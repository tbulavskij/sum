==> flow/design.v <==
module half_sum (
  input   logic   halfsum_in1,  
  input   logic   halfsum_in2,
  output  logic   halfsum_out,
  output  logic   halfsum_nextbit_out
                );
 assign halfsum_out         = halfsum_in1 ^ halfsum_in2;
 assign halfsum_nextbit_out = halfsum_in1 & halfsum_in2;
 endmodule
 module sum #(
  parameter BUS_WIDTH = 32
  )
  (
  input   logic                    clk,
  input   logic                    arst,
  input   logic [BUS_WIDTH - 1:0]  sum_in1,  
  input   logic [BUS_WIDTH - 1:0]  sum_in2,
  input   logic                    sum_in_en, 
  output  logic [BUS_WIDTH - 1:0]  sum_out,
  output  logic                    sum_out_en,
  output  logic                    carry_bit_out,
  output  logic                    ready
  );
 logic [BUS_WIDTH - 1:0] sum_out_reg;
 logic [BUS_WIDTH - 1:0] carry_bit_out_reg; 
 logic [BUS_WIDTH*2 - 1:0] halfsum_in1;
 logic [BUS_WIDTH*2 - 1:0] halfsum_in2;
 logic [BUS_WIDTH*2 - 1:0] halfsum_out;
 logic [BUS_WIDTH*2 - 1:0] halfsum_nextbit_out;
 generate       
  genvar genindex; 
   for (genindex = 0; genindex < BUS_WIDTH*2 - 1; genindex++) begin 
    half_sum u1(
      .halfsum_in1         (halfsum_in1[genindex]),
      .halfsum_in2         (halfsum_in2[genindex]),
	    .halfsum_out         (halfsum_out[genindex]),
	    .halfsum_nextbit_out (halfsum_nextbit_out[genindex])
      );
   end
  endgenerate
always_ff @(posedge clk or negedge arst) begin
  if (arst == 0) begin
    carry_bit_out <= '0;
    sum_out       <= '0;
    sum_out_en    <=  0;
  end
  else begin
    if (sum_in_en) begin
      sum_out       <= sum_out_reg;
      carry_bit_out <= carry_bit_out_reg;
    end
    sum_out_en <= sum_in_en;
  end
end
assign ready = arst;
always_comb begin
  for (int block_index = 0; block_index < BUS_WIDTH*2; block_index+=2) begin
    if (block_index == 0) begin
      halfsum_in1[block_index] = sum_in1[block_index];
      halfsum_in2[block_index] = sum_in2[block_index];
      sum_out_reg[block_index] = halfsum_out[block_index];
    end
    else if (block_index == 2) begin
      halfsum_in1[block_index-1]  = sum_in1[block_index/2];
      halfsum_in2[block_index-1]  = sum_in2[block_index/2];
      halfsum_in1[block_index]    = halfsum_nextbit_out[block_index-2];
      halfsum_in2[block_index]    = halfsum_out[block_index - 1];
      sum_out_reg[block_index/2]	= halfsum_out[block_index];	 
    end
    else begin
      halfsum_in1[block_index-1]  = sum_in1[block_index/2];
      halfsum_in2[block_index-1]  = sum_in2[block_index/2];
      halfsum_in1[block_index]    = halfsum_nextbit_out[block_index-2] |  halfsum_nextbit_out[block_index-3];
      halfsum_in2[block_index]    = halfsum_out[block_index - 1];
      sum_out_reg[block_index/2]	= halfsum_out[block_index];	 
    end
  end
    carry_bit_out_reg = halfsum_nextbit_out[BUS_WIDTH*2 - 2] |  halfsum_nextbit_out[BUS_WIDTH*2 - 3];
end
endmodule
* Step by step through the tools: sum *
The steps from the RTL of sum to its reports follow in flow order.
Lines are those of the file above, counted from 1.
Cell names lack the library's common part.
A cell with - has no value.

set-up
  design top = sum
  clock port = clk
  library = sky130hd
  timing corner = tt_025C_1v80

* Word-level counts *
Yosys after proc, flatten, opt, wreduce and memory -nomap, before mapping. Enables and synchronous resets that opt folds into registers are not counted as muxes. Memory bits, and registers merged into a memory's read port (data or address), are not among the register bits. Print and check cells are not counted. Equal cells are merged and count once.

bit counts
  input port bits = 67
  output and inout bits = 35
  flip-flop bits (word level) = 34

operators by class
  bitwise gates (word level) = 157

operators by type and width
  kind               count
  1-bit bitwise AND  63
  1-bit bitwise XOR  63
  1-bit bitwise OR   31

* Logic depth *
Longest topological path by Yosys (ltp), each cell counted once; first at word level (registers and memories cut), then after technology mapping (sequential cells cut; the memories' decode and read muxes count).

depth
  depth in word-level cells = 63
  ABC_AREA = 0
  mapped depth = 35
  mapped depth without buffers = 35

* After synthesis *
The flow's flattened synthesis, as Yosys stat reports it; memories are mapped. The netlist is that of the ABC_AREA named above (0 if unset); the other value can give another one.

cells by type
  cell     count  area in all (um^2)
  dfrtp_1  34     850.816
  fa_1     31     620.595
  mux2_4   28     420.403
  buf_12   3      60.058
  mux2_2   4      45.043
  inv_1    4      15.014
  ha_1     1      12.512
  buf_6    1      11.261
  buf_4    1      7.507
  a21oi_1  1      5.005
  nor2_1   1      3.754

synthesis totals
  mapped cells = 109
  flip-flops = 34
  mapped area = 0.002052 mm^2
  sequential part of the area = 0.0008508 mm^2

The figures by module come from a second, unflattened synthesis with its own total; it is not the netlist above.

second synthesis, totals
  cell total of the unflattened synthesis = 167
  area total of the unflattened synthesis = 0.0023835 mm^2

Rows give one instance, submodules left out.

modules
  module    cells  instances  area (mm^2)
  sum       104    1          0.0015953
  half_sum  1      63         0.0000125

* Worst setup path after synthesis *
OpenSTA on the mapped netlist: ideal clock, no wires. The path of least setup slack (recovery checks aside). Input and output delay are each 20% of the period. Register names are those of the netlist, which keeps one name where synthesis merged equal registers.

path post-synthesis
  path kind = input to register
  from = in sum_in1[0]
  to = reg sum_out[31]
  input delay = 3,160 ps
  driving pins on the path = 35
  period = 15,800 ps
  setup slack = 424 ps
  time at the first pin = 3,160 ps
  library setup time = 125 ps
  path buffers = 0
  arrival time = 15,250 ps
  delay of the path = 12,215 ps
  synthesis period reached = 15,376 ps

"delay of the path" = arrival - input delay + setup time.
"driving pins on the path" counts driving pins, that of a launching flip-flop among them; a cell with two outputs on the path counts twice.
"synthesis period reached" = period - worst setup slack (recovery checks aside). The figure is calculated, with input and output delays left at 20% of the set period.
The rows between start and end are the longest chain of elaborated cells between them; the timing report does not say that the signal goes this way. Where chains are equally long, one stands for them.
A line is the first line of the expression or statement that the cell stems from. Yosys adds cells for indexed reads and writes and turns some case tables into memories.

on the way, post-synthesis
  cell sequence = ha_1 -> fa_1 -> fa_1 -> fa_1 -> fa_1 -> fa_1 -> fa_1 -> fa_1 -> fa_1 -> fa_1 -> fa_1 -> fa_1 -> fa_1 -> fa_1 -> fa_1 -> fa_1 -> fa_1 -> fa_1 -> fa_1 -> fa_1 -> fa_1 -> fa_1 -> fa_1 -> fa_1 -> fa_1 -> fa_1 -> fa_1 -> fa_1 -> fa_1 -> fa_1 -> inv_1 -> fa_1 -> inv_1 -> fa_1 -> mux2_4
  length of the longest elaborated chain = 62

RTL lines, path post-synthesis
  what                  RTL line  RTL
  from (decl)           16        input   logic [BUS_WIDTH - 1:0]  sum_in1,
  1-bit bitwise AND x2  8         assign halfsum_nextbit_out = halfsum_in1 & halfsum_in2;
  1-bit bitwise OR      73        halfsum_in1[block_index]    = halfsum_nextbit_out[block_index-2] |  halfsum_nextbit_out[block_index-3];
  1-bit bitwise AND     8
  1-bit bitwise OR      73
  1-bit bitwise AND     8
  1-bit bitwise OR      73
  1-bit bitwise AND     8
  (+47 left out)        -
  1-bit bitwise AND     8
  1-bit bitwise OR      73
  1-bit bitwise AND     8
  1-bit bitwise OR      73
  1-bit bitwise AND     8
  1-bit bitwise OR      73
  1-bit bitwise XOR     7         assign halfsum_out         = halfsum_in1 ^ halfsum_in2;
  to (assign)           44        sum_out       <= '0;
  to (assign)           49        sum_out       <= sum_out_reg;
  to (decl)             19        output  logic [BUS_WIDTH - 1:0]  sum_out,

Some nets on the timed path still bear RTL names; the line given drives or declares the net.

nets with RTL names, path post-synthesis
  signal                      RTL line
  genblk1[62].u1.halfsum_out  7

* Worst path after layout *
From the final timing report of run B: the path of least setup slack in the routed layout; clock arrival at registers is part of the times.
The path's times are printed in steps of 10 ps; the period is the one set.

path post-layout
  path kind = input to register
  from = in sum_in1[0]
  to = reg sum_out[31]
  period = 14,700 ps
  library setup time = 110 ps
  time at the first pin = 2,940 ps
  path buffers = 1
  setup slack = 150 ps
  input delay = 2,940 ps
  driving pins on the path = 36
  arrival time = 14,710 ps

The rows between start and end are the longest chain of elaborated cells between them; the timing report does not say that the signal goes this way. Where chains are equally long, one stands for them.

on the way, post-layout
  cell sequence = clkdlybuf4s50_1 -> ha_2 -> fa_2 -> fa_2 -> fa_2 -> fa_2 -> fa_2 -> fa_2 -> fa_2 -> fa_2 -> fa_2 -> fa_2 -> fa_2 -> fa_2 -> fa_2 -> fa_2 -> fa_2 -> fa_2 -> fa_2 -> fa_2 -> fa_2 -> fa_2 -> fa_2 -> fa_2 -> fa_2 -> fa_2 -> fa_2 -> fa_2 -> fa_2 -> fa_2 -> fa_1 -> inv_1 -> fa_1 -> inv_1 -> fa_1 -> mux2_4
  length of the longest elaborated chain = 62

RTL lines, path post-layout
  what                  RTL line  RTL
  from (decl)           16        input   logic [BUS_WIDTH - 1:0]  sum_in1,
  1-bit bitwise AND x2  8         assign halfsum_nextbit_out = halfsum_in1 & halfsum_in2;
  1-bit bitwise OR      73        halfsum_in1[block_index]    = halfsum_nextbit_out[block_index-2] |  halfsum_nextbit_out[block_index-3];
  1-bit bitwise AND     8
  1-bit bitwise OR      73
  1-bit bitwise AND     8
  1-bit bitwise OR      73
  1-bit bitwise AND     8
  (+47 left out)        -
  1-bit bitwise AND     8
  1-bit bitwise OR      73
  1-bit bitwise AND     8
  1-bit bitwise OR      73
  1-bit bitwise AND     8
  1-bit bitwise OR      73
  1-bit bitwise XOR     7         assign halfsum_out         = halfsum_in1 ^ halfsum_in2;
  to (assign)           44        sum_out       <= '0;
  to (assign)           49        sum_out       <= sum_out_reg;
  to (decl)             19        output  logic [BUS_WIDTH - 1:0]  sum_out,

Some nets on the timed path still bear RTL names; the line given drives or declares the net.

nets with RTL names, path post-layout
  signal                      RTL line
  genblk1[62].u1.halfsum_out  7

Wiki page: sum / flow data

Design sum on sky130hd. What follows are 2 stored runs of the flow, each under its own settings; their order means nothing. The constraints put input and output delay at 20% of the set period each and load the outputs with 0.01 pF.
"achieved clock period": clock period set for the run, less the worst setup slack. It is reckoned from that one timing run; input and output delays stay at 20% of the period that was set.
"worst setup path time" = time allowed to the worst setup path (clock period - input delay - output delay, where it has them) - its slack; a late launch clock adds to it, a late capture clock takes from it.
"power": no workload was simulated; the value follows from the tool's default switching activity.
"worst setup path time" is known to 10 ps.

Run A
==> flow/run.sh <==
#!/bin/bash
# the make line also repeats the synthesis and layout settings of config.mk as NAME=value (left out here)
make -C /OpenROAD-flow-scripts/flow DESIGN_CONFIG=/design/flow/config.mk WORK_HOME=/design/flow/orfs CLKGATE_MAP_FILE= finish
==> flow/config.mk <==
export PLATFORM = sky130hd
export DESIGN_NAME = sum
export DESIGN_NICKNAME = sum
export VERILOG_FILES = /design/flow/design.v
export SDC_FILE = /design/flow/constraint.sdc
export NUM_CORES = 4
export LEC_CHECK = 0
export ABC_AREA = 1
export CAP_MARGIN = 20
export CELL_PAD_IN_SITES_GLOBAL_PLACEMENT = 1
export CORE_MARGIN = 5
export CORE_UTILIZATION = 69
export CTS_CLUSTER_SIZE = 81
export GPL_TIMING_DRIVEN = 0
export HOLD_SLACK_MARGIN = 0.11
export MAX_ROUTING_LAYER = met4
export PLACE_DENSITY = 0.35
export SETUP_SLACK_MARGIN = 2.56
export SLEW_MARGIN = 20
==> flow/constraint.sdc <==
create_clock -name core_clock -period 12.5 [get_ports {clk}]
set_input_delay 2.5000 -clock core_clock [delete_from_list [all_inputs] [get_ports {clk}]]
set_output_delay 2.5000 -clock core_clock [all_outputs]
set_load 0.01 [all_outputs]

==> results of run A <==
did not finish, placement stopped with GPL-0301

Run B
==> flow/run.sh <==
#!/bin/bash
# the make line also repeats the synthesis and layout settings of config.mk as NAME=value (left out here)
make -C /OpenROAD-flow-scripts/flow DESIGN_CONFIG=/design/flow/config.mk WORK_HOME=/design/flow/orfs CLKGATE_MAP_FILE= finish
==> flow/config.mk <==
export PLATFORM = sky130hd
export DESIGN_NAME = sum
export DESIGN_NICKNAME = sum
export VERILOG_FILES = /design/flow/design.v
export SDC_FILE = /design/flow/constraint.sdc
export NUM_CORES = 4
export LEC_CHECK = 0
export ABC_AREA = 0
export CAP_MARGIN = 20
export CELL_PAD_IN_SITES_DETAIL_PLACEMENT = 1
export CELL_PAD_IN_SITES_GLOBAL_PLACEMENT = 3
export CORE_MARGIN = 5
export CORE_UTILIZATION = 29
export CTS_CLUSTER_DIAMETER = 178
export CTS_CLUSTER_SIZE = 89
export MAX_ROUTING_LAYER = met5
export MIN_ROUTING_LAYER = met1
export PLACE_DENSITY = 0.5
export SLEW_MARGIN = 5
export TNS_END_PERCENT = 60
==> flow/constraint.sdc <==
create_clock -name core_clock -period 14.7 [get_ports {clk}]
set_input_delay 2.9400 -clock core_clock [delete_from_list [all_inputs] [get_ports {clk}]]
set_output_delay 2.9400 -clock core_clock [all_outputs]
set_load 0.01 [all_outputs]

==> results of run B <==
chip area after synthesis (Yosys): 0.002052 mm^2
die area: 0.0088576 mm^2
standard-cell area of the final layout: 0.0032656 mm^2
utilization: 0.478
worst setup slack after layout: 154 ps
total negative slack: 0 ps
worst hold slack: 510 ps
power: 0.3399 mW
achieved clock period: 14,546 ps
worst setup path time: 11,610 ps
worst setup path kind: input to register
